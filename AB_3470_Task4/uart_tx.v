==> flow/design.v <==
module uart_tx(
    input  clk_3125k,
    input  [7:0] data,
    output reg tx
);
integer counter=0;
integer counter2=0;
reg [2:0] counter1=0;
reg startreceive=0;
parameter ST_start=2'b00, ST_data=2'b01, ST_end=2'b10;
reg [1:0] state=ST_start;
initial begin
	 tx = 1;
end
 always @(posedge clk_3125k) begin
	 if(!data) begin
	    tx=1;
		 counter<=0;
		 state=ST_start;
	 end
    if(data && !counter) begin
	 if(!startreceive) begin
	    state=ST_start;
		 startreceive=1;
	 end
    case (state)
            ST_start: begin
				    tx=0;
                state = ST_data; 	 
            end
            ST_data: begin
				    tx=data[counter2];
					 counter1=counter1+3'b001;
					 counter2=counter2+1;
                if(!counter1) begin
					 state = ST_end;
					 counter2=0;
					 end
            end
            ST_end: begin
				    tx=1;
                startreceive=0;
            end
            default: state = ST_start;
    endcase
	 end
	 counter<=counter+1;
	 if(counter==27) counter<=0;
end
endmodule
== From RTL to reports: uart_tx ==
Tool output for the design above, in the order of the flow.
Line numbers count from 1 in the design file above.
The mark n/a stands for no value.
Design
  design top: uart_tx
  clock port: clk_3125k
  library: sky130hd
  corner: tt_025C_1v80

== Word level ==
Yosys after proc, flatten, opt, wreduce and memory -nomap, before mapping. Enables and synchronous resets that opt folds into registers are not counted as muxes. Memory bits, and registers merged into a memory's read port (data or address), are not among the register bits. Print and check cells are not counted. Equal cells are merged and count once.
Storage and ports
  bits in registers: 71
  bits of input ports: 9
  word-level cells: 29
  output and inout port bits: 1
Operators by class
  shifts and indexed selects: 1
  $add $sub $neg: 3
  eq/ne operators: 3
  reduce/logical cells: 6
  muxes and demuxes: 10
Operators with widths (count)
  32-bit by 2-bit adder with 32-bit output with constant B: 2
  32-bit by 6-bit equality test with 1-bit output with constant B: 1
  32-bit logical NOT: 1
  8-bit by 32-bit variable part select with 1-bit output: 1
  2-bit two-way mux: 5
  8-bit by 1-bit logical AND with 1-bit output: 1
  8-bit logical NOT: 1
  2-bit parallel mux with 3-bit select: 1
  3-bit by 1-bit adder with 3-bit output with constant B: 1
  3-bit logical NOT: 1
  1-bit parallel mux with 3-bit select: 1
  1-bit two-way mux: 3
  2-bit by 1-bit equality test with 1-bit output with constant B: 1
  2-bit equality test with constant B: 1
  2-bit logical NOT: 1
  2-bit AND reduction: 1

== Depth ==
Longest topological path by Yosys (ltp), each cell counted once; first at word level (registers and memories cut), then after technology mapping (sequential cells cut; the memories' decode and read muxes count).
Logic depth
  depth after elaboration: 7
  ABC_AREA: 0
  gate-level depth with buffers: 6
  gate-level depth less buffers: 6

== Mapped cells and area ==
The flow's flattened synthesis, as Yosys stat reports it; memories are mapped. The netlist is that of the ABC_AREA named above (0 if unset); the other value can give another one.
Cell types
  sky130_fd_sc_hd__dfxtp_1: count 35, area in all 700.672 um2
  sky130_fd_sc_hd__edfxtp_1: count 9, area in all 270.259 um2
  sky130_fd_sc_hd__xnor2_1: count 26, area in all 227.718 um2
  sky130_fd_sc_hd__nand3_1: count 18, area in all 90.086 um2
  sky130_fd_sc_hd__nand4_1: count 12, area in all 75.072 um2
  sky130_fd_sc_hd__xor2_1: count 8, area in all 70.067 um2
  sky130_fd_sc_hd__ha_1: count 5, area in all 62.56 um2
  sky130_fd_sc_hd__nor4_2: count 4, area in all 50.048 um2
  sky130_fd_sc_hd__nor2_1: count 13, area in all 48.797 um2
  sky130_fd_sc_hd__nand2_1: count 9, area in all 33.782 um2
  sky130_fd_sc_hd__and2_1: count 5, area in all 31.28 um2
  sky130_fd_sc_hd__inv_1: count 8, area in all 30.029 um2
  sky130_fd_sc_hd__a2111oi_0: count 3, area in all 26.275 um2
  sky130_fd_sc_hd__and4_1: count 3, area in all 26.275 um2
  sky130_fd_sc_hd__nor4_1: count 4, area in all 25.024 um2
  sky130_fd_sc_hd__mux4_2: count 1, area in all 22.522 um2
  sky130_fd_sc_hd__or4_1: count 3, area in all 22.522 um2
  sky130_fd_sc_hd__nor3_1: count 4, area in all 20.019 um2
Other cell types: 20; their cells: 28.
Mapped netlist
  standard cells after synthesis: 198
  area of sequential cells: 970.9 um2
  synthesis area: 2033.2 um2
  buffer cells: 3
  flip-flop cells: 44

== Timing after synthesis ==
Source: OpenSTA report_checks on the synthesized netlist (no wires, ideal clock, input and output delay 20% of the period each), path of least setup slack; recovery checks are left aside. Register names are those of the netlist, which keeps one name where synthesis merged equal registers.
Timing after synthesis
  kind: reg-to-reg
  start point: register counter[19]
  end point: register counter1[0]
  data arrival time: 1.805 ns
  delay of the path: 2.188 ns
  clock period: 2.76 ns
  data required time: 2.377 ns
  setup time: 0.383 ns
  stages on the path: 5
  launch time at the first pin: 0.000 ns
  slack: 0.571 ns
  path buffers: 0
  period reached after synthesis: 2.189 ns
"delay of the path" = arrival - input delay + setup time.
"stages on the path": output pins that drive a net of the path, with the launching flip-flop's if there is one; two outputs of one cell count as two.
"period reached after synthesis" = period - worst setup slack (recovery checks aside). The figure is calculated, with input and output delays left at 20% of the set period.
Between the ends stands the longest chain of elaborated cells between them, by number of cells; it is not shown to be the way that was timed. Of several equally long chains one is given.
Each line given opens the expression or statement behind the cell; cells for indexed reads and writes are added by Yosys, which also makes memories of some case tables.
At most two assigning lines are given for a register; there are more.
Between the ends, after synthesis
  path through: sky130_fd_sc_hd__dfxtp_1 > sky130_fd_sc_hd__nor4_1 > sky130_fd_sc_hd__nand4_1 > sky130_fd_sc_hd__or2_2 > sky130_fd_sc_hd__nor3_1
  length of the longest elaborated chain: 5
  elaborated cells on any way between the ends: 5
  RTL lines with such cells: 2
  those cells by class: eq/ne: 1; mux: 1; reduce/logical: 3
Ends and longest elaborated chain, after synthesis
  from (decl): RTL line 6  | integer counter=0;
  from (assign): RTL line 18  | counter<=0;
  from (assign): RTL line 47  | counter<=counter+1;
  32-bit logical NOT: RTL line 21  | if(data && !counter) begin
  8-bit by 1-bit logical AND with 1-bit output: RTL line 21
  2-bit two-way mux: RTL line 21
  2-bit by 1-bit equality test with 1-bit output: RTL line 26  | case (state)
  2-bit AND reduction
  to (assign): RTL line 33  | counter1=counter1+3'b001;
  to (decl): RTL line 8  | reg [2:0] counter1=0;

== Timing after layout ==
Path of least setup slack in the final report of record 1 (OpenROAD, finished layout, wires in). Where an end is a register, its clock arrival counts in the times.
Timing post-layout
  kind: input-to-reg
  start point: input data[6]
  end point: register counter1[0]
  data arrival time: 1.89 ns
  stages on the path: 6
  launch time at the first pin: 0.50 ns
  setup time: 0.22 ns
  path buffers: 3
  data required time: 2.58 ns
  slack: 0.69 ns
  clock period: 2.52 ns
  input delay: 0.50 ns
Between the ends stands the longest chain of elaborated cells between them, by number of cells; it is not shown to be the way that was timed. Of several equally long chains one is given.
Between the ends, post-layout
  path through: sky130_fd_sc_hd__clkdlybuf4s50_1 > sky130_fd_sc_hd__or4_4 > sky130_fd_sc_hd__nor2_1 > sky130_fd_sc_hd__buf_4 > sky130_fd_sc_hd__nor3_4 > sky130_fd_sc_hd__buf_12
  length of the longest elaborated chain: 6
  elaborated cells on any way between the ends: 7
  RTL lines with such cells: 4
  those cells by class: eq/ne: 1; mux: 3; reduce/logical: 3
Ends and longest elaborated chain, post-layout
  from (decl): RTL line 3  | input  [7:0] data,
  8-bit logical NOT: RTL line 16  | if(!data) begin
  2-bit two-way mux: RTL line 16
  2-bit two-way mux: RTL line 22  | if(!startreceive) begin
  2-bit two-way mux: RTL line 21  | if(data && !counter) begin
  2-bit by 1-bit equality test with 1-bit output: RTL line 26  | case (state)
  2-bit AND reduction
  to (assign): RTL line 33  | counter1=counter1+3'b001;
  to (decl): RTL line 8  | reg [2:0] counter1=0;

Subject: uart_tx on sky130hd, stored results

Hello all,

Stored flow runs of uart_tx (2 of them; Yosys, OpenROAD, sky130hd). They differ in their settings and are not a sequence. Constraints: input delay and output delay 20% of the set period each, output load 0.01 pF.
By "achieved clock period (ns)" is meant the clock period of the run minus its worst setup slack. This is arithmetic on one report: input and output delays are still those of the set period (20% each).
By "worst setup path time (ns)" is meant the share of the clock period that the worst setup path is allowed (20% is reserved at inputs, 20% at outputs), minus its slack. Clock arrival times at its registers enter into it.
"finish__power__total" is the tool's figure for a default switching activity; nothing was simulated.

settings of record 1
{
  "period_ns": 2.52,
  "SETUP_SLACK_MARGIN": 0.66,
  "CAP_MARGIN": 20,
  "CORE_MARGIN": 2,
  "CORE_UTILIZATION": 40,
  "SLEW_MARGIN": 20
}
report of record 1
yosys chip area after synthesis (um^2): 2033.2
finish__design__die__area: 5669.3
finish__design__instance__area__stdcell: 2518.7
finish__design__instance__utilization: 0.5229
finish__timing__setup__ws: 0.693
finish__timing__setup__tns: 0.000
finish__timing__hold__ws: 0.477
finish__power__total: 1.880e-03
achieved clock period (ns): 1.827
worst setup path time (ns): 1.32
worst setup path kind: input-to-reg

settings of record 2
{
  "period_ns": 4.23,
  "CORE_UTILIZATION": 60,
  "SETUP_SLACK_MARGIN": -0.23,
  "PLACE_DENSITY_LB_ADDON": 0.19,
  "HOLD_SLACK_MARGIN": 0.03,
  "CORE_ASPECT_RATIO": 1.17,
  "CELL_PAD_IN_SITES_GLOBAL_PLACEMENT": 2,
  "GPL_ROUTABILITY_DRIVEN": 1,
  "CTS_CLUSTER_SIZE": 70,
  "MIN_ROUTING_LAYER": "met2",
  "MAX_ROUTING_LAYER": "met4",
  "CAP_MARGIN": 20,
  "CORE_MARGIN": 2,
  "SLEW_MARGIN": 20
}
report of record 2: did not finish, place, FLW-0024

Thanks
