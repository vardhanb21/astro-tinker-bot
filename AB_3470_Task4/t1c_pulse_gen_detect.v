==> flow/design.v <==
module t1c_pulse_gen_detect (
    input clk_50M, reset, echo_rx,inptrigger,
    output reg trigger, out,
    output reg [21:0] pulses,
    output reg [1:0] state
);
integer counter=0;
parameter ST_warm=2'b00, ST_trigger=2'b01, ST_pulse=2'b10, ST_output=2'b11;
 always @(posedge clk_50M) begin
   if(reset) begin
	out=0;
	state=ST_warm;
	counter=0;
	pulses=0;
	end
	else begin
			case(state)
				ST_warm:begin
				  if(counter==49) state=ST_trigger;
				end
				ST_trigger:begin
					trigger=1;
					if(counter==549) state = ST_pulse; 
				end
				ST_pulse: begin
				  trigger=0;
				  if(echo_rx) pulses=pulses+22'b0000000000000000000001;
				  if(counter==2000549) state = ST_output;
				end
				ST_output: begin
							if(counter==2000550) begin
							   if(pulses<=15000 && inptrigger) out=1;
							   else out=0;
							end
							if(counter==2000569) begin
							   state = ST_warm;
								out=0;
							end
				end
				 default: state = ST_warm;
			endcase
			counter=counter+1;
				if (counter==2000570) begin
				counter=0;
				pulses=0;
				end
		end
 end
endmodule
From RTL to reports: t1c_pulse_gen_detect
The steps from the RTL of t1c_pulse_gen_detect to its reports follow in flow order.
Lines are those of the file above, counted from 1.
Operators: Yosys type, input widths -> output width; for muxes data width and select width s.
Library cell names are shortened.
{ "design": {"top": "t1c_pulse_gen_detect", "clock": "clk_50M", "library": "sky130hd", "corner": "tt_025C_1v80"} }

Word-level counts
Yosys after proc, flatten, opt, wreduce and memory -nomap, before mapping. Memory bits, and registers merged into a memory's read port (data or address), are not among the register bits. Print and check cells are not counted. Equal cells are merged and count once.
{ "word_totals": {"word_cells": 49, "register_bits": 58, "in_bits": 4} }
{ "op_classes": {"add_sub_neg": 2, "eq_ne": 15, "n_reduce_logical": 10, "n_cmp": 1, "muxes": 12, "bitwise": 4} }
{ "op_table": {"columns": ["operator", "n"], "rows": [
  ["$eq 32x22->1 const B", 4],
  ["$mux 22", 2],
  ["$eq 32x11->1 const B", 1],
  ["$add 32x2->32 const B", 1],
  ["$eq 32x7->1 const B", 1],
  ["$add 22x1->22 const B", 1],
  ["$le 22x14->1 const B", 1],
  ["$ne 2x2->1 const B", 5],
  ["$pmux 2 s4", 1],
  ["$mux 2", 4],
  ["$reduce_and 2->1", 3],
  ["$reduce_or 3->1", 2],
  ["$not 1->1", 4],
  ["$eq 2x2->1 const B", 2],
  ["$reduce_or 2->1", 2],
  ["$reduce_and 4->1", 1],
  ["$mux 1", 4],
  ["$ne 3x3->1 const B", 1],
  ["$eq 2x1->1 const B", 1],
  ["$logic_not 2->1", 1],
  ["$pmux 1 s2", 1],
  ["$logic_and 1x1->1", 1]
]} }

Logic depth
Depth = most cells in a row (Yosys ltp): at word level without a register or memory, in the mapped netlist without a sequential cell, where the memories' decode and read muxes count.
{ "depth": {"ltp_word": 6, "ABC_AREA": 0, "depth_mapped": 11} }

After synthesis
Yosys stat after the flow's synthesis: flattened, memories mapped to cells. It holds for the ABC_AREA given above (unset counts as 0); a run with the other value may have another netlist.
{ "by_type": {"columns": ["cell_type", "n", "area_total_um2"], "rows": [
  ["dfxtp_1", 57, 1.14E+03],
  ["xnor2_1", 25, 218.96],
  ["nor2_2", 30, 187.68],
  ["xor2_1", 21, 183.926],
  ["nor2_1", 38, 142.637],
  ["ha_1", 11, 137.632],
  ["nand2_1", 34, 127.622],
  ["and3_1", 18, 112.608],
  ["nand3_1", 18, 90.086],
  ["nor4_1", 14, 87.584],
  ["nand4_1", 11, 68.816],
  ["inv_1", 15, 56.304],
  ["nor3_1", 10, 50.048],
  ["o21ai_0", 10, 50.048],
  ["a21oi_1", 8, 40.038],
  ["and2_1", 6, 37.536],
  ["and4_1", 4, 35.034],
  ["buf_2", 7, 35.034]
]} }
Not listed: further types 44, cells in them 74.
{ "synth_totals": {"sequential_area_um2": 1171.1, "buffers": 20, "mapped_cells": 411, "ff_cells": 58, "synth_area_um2": 3459.6} }

Path before layout
Source: OpenSTA report_checks on the synthesized netlist (no wires, ideal clock, input and output delay 20% of the period each), path of least setup slack; recovery checks are left aside. Register names are those of the netlist, which keeps one name where synthesis merged equal registers.
{ "synth_timing": {"path_type": "register -> register", "startpoint": "register counter[0]", "endpoint": "register counter[5]", "t_first_pin_ns": 0.000, "period_ns": 4.37, "n_path_buf": 3, "setup_ns": 0.115, "path_stages": 12, "slack_ns": 1.272, "t_arrival_ns": 2.983, "required_ns": 4.255, "delay_ns": 3.098, "period_less_setup_slack_ns": 3.098} }
"delay_ns" = arrival - input delay + setup time.
"path_stages": output pins that drive a net of the path, with the launching flip-flop's if there is one; two outputs of one cell count as two.
"period_less_setup_slack_ns" = period - worst setup slack (recovery checks aside). The figure is calculated, with input and output delays left at 20% of the set period.
Between the ends stands the longest chain of elaborated cells between them, by number of cells; it is not shown to be the way that was timed. Of several equally long chains one is given.
Each line given opens the expression or statement behind the cell; cells for indexed reads and writes are added by Yosys, which also makes memories of some case tables.
At most two assigning lines are given for a register; there are more.
{ "synth_between": {"path_cell_list": "dfxtp_1 -> ha_1 -> buf_2 -> nand2_1 -> or4_1 -> buf_2 -> or3_4 -> a211oi_2 -> nand4_2 -> o41ai_4 -> buf_6 -> nor2_2", "elab_chain_cells": 3, "cells_between": 3, "lines_between": 2, "classes_between": "add/sub: 1; eq/ne: 1; reduce/logical: 1"} }
{ "synth_lines": {"columns": ["item", "line", "text"], "rows": [
  ["start: declaration", 7, "integer counter=0;"],
  ["start: assignment", 13, "counter=0;"],
  ["start: assignment", 42, "counter=counter+1;"],
  ["$add 32x2->32", 42, null],
  ["$eq 32x22->1", 43, "if (counter==2000570) begin"],
  ["$reduce_or 2->1", null, null],
  ["end: assignment", 42, null],
  ["end: assignment", 44, "counter=0;"],
  ["end: declaration", 7, null]
]} }

Worst path after layout
From the final timing report of run 1: the path of least setup slack in the routed layout; clock arrival at registers is part of the times.
{ "layout_timing": {"path_type": "register -> register", "startpoint": "register counter[0]", "endpoint": "register pulses[18]", "slack_ns": 0.08, "required_ns": 3.34, "t_first_pin_ns": 0.35, "path_stages": 12, "period_ns": 3.09, "n_path_buf": 3, "t_arrival_ns": 3.26, "setup_ns": 0.10} }
Between the ends stands the longest chain of elaborated cells between them, by number of cells; it is not shown to be the way that was timed. Of several equally long chains one is given.
At most two assigning lines are given for a register; there are more.
{ "layout_between": {"path_cell_list": "dfxtp_4 -> ha_1 -> nand2_2 -> or4_4 -> buf_4 -> nor3_2 -> a21boi_1 -> o22ai_2 -> o41ai_4 -> buf_4 -> buf_8 -> nor2_2", "elab_chain_cells": 3, "cells_between": 3, "lines_between": 2, "classes_between": "add/sub: 1; eq/ne: 1; reduce/logical: 1"} }
{ "layout_lines": {"columns": ["item", "line", "text"], "rows": [
  ["start: declaration", 7, "integer counter=0;"],
  ["start: assignment", 13, "counter=0;"],
  ["start: assignment", 42, "counter=counter+1;"],
  ["$add 32x2->32", 42, null],
  ["$eq 32x22->1", 43, "if (counter==2000570) begin"],
  ["$reduce_or 2->1", null, null],
  ["end: assignment", 27, "if(echo_rx) pulses=pulses+22'b0000000000000000000001;"],
  ["end: assignment", 45, "pulses=0;"],
  ["end: declaration", 4, "output reg [21:0] pulses,"]
]} }

Hand-over note for t1c_pulse_gen_detect

Top module t1c_pulse_gen_detect; platform sky130hd; tools Yosys and OpenROAD; 2 stored runs in no particular order. Input and output delays are each 20% of the period that was set; the output load is 0.01 pF.
"achieved_period_ns" means the clock period less the worst setup slack. The figure is calculated, with input and output delays left at 20% of the set period.
"worst_path_time_ns" means the part of the period allowed to the worst setup path (the constraints hold back 20% at inputs and 20% at outputs) less its slack; where the path has registers, the arrival times of their clocks count too.
"final_power_uw" rests on the timing tool's default activity at the inputs, not on a simulated workload.
[
  {
    "run": "run 1",
    "settings": { "period_ns": 3.09, "CORE_UTILIZATION": 43, "SETUP_SLACK_MARGIN": 0.01, "PLACE_DENSITY_LB_ADDON": 0.21, "CELL_PAD_IN_SITES_GLOBAL_PLACEMENT": 1, "CELL_PAD_IN_SITES_DETAIL_PLACEMENT": 1, "TNS_END_PERCENT": 45, "GPL_ROUTABILITY_DRIVEN": 0, "CTS_CLUSTER_SIZE": 20, "MIN_ROUTING_LAYER": "met2", "MAX_ROUTING_LAYER": "met5", "CAP_MARGIN": 20, "CORE_MARGIN": 2, "SLEW_MARGIN": 20 },
    "results": { "final_power_uw": 1695, "worst_path_time_ns": 3.01, "critical_path_type": "register -> register", "design.die.area_um2": 8778.8, "final_stdcell_area_um2": 4269.1, "fin_tns_ns": 0.000, "achieved_period_ns": 3.011, "worst_setup_slack_ns": 0.079, "synthesis_area_um2": 3459.6, "hold_ws_ns": 0.541 }
  },
  {
    "run": "run 2",
    "settings": { "period_ns": 3.6, "CORE_UTILIZATION": 57, "PLACE_DENSITY_LB_ADDON": 0.23, "CORE_ASPECT_RATIO": 1.41, "CORE_MARGIN": 3, "TNS_END_PERCENT": 50, "ABC_AREA": 1, "GPL_ROUTABILITY_DRIVEN": 1, "CTS_CLUSTER_DIAMETER": 263, "CAP_MARGIN": 10, "SLEW_MARGIN": 20 },
    "results": { "final_power_uw": 1288, "worst_path_time_ns": 2.71, "critical_path_type": "register -> register", "design.die.area_um2": 7623.7, "final_stdcell_area_um2": 4246.6, "fin_tns_ns": 0.000, "achieved_period_ns": 2.706, "worst_setup_slack_ns": 0.894, "synthesis_area_um2": 3761.1, "hold_ws_ns": 0.494 }
  }
]

End of note.
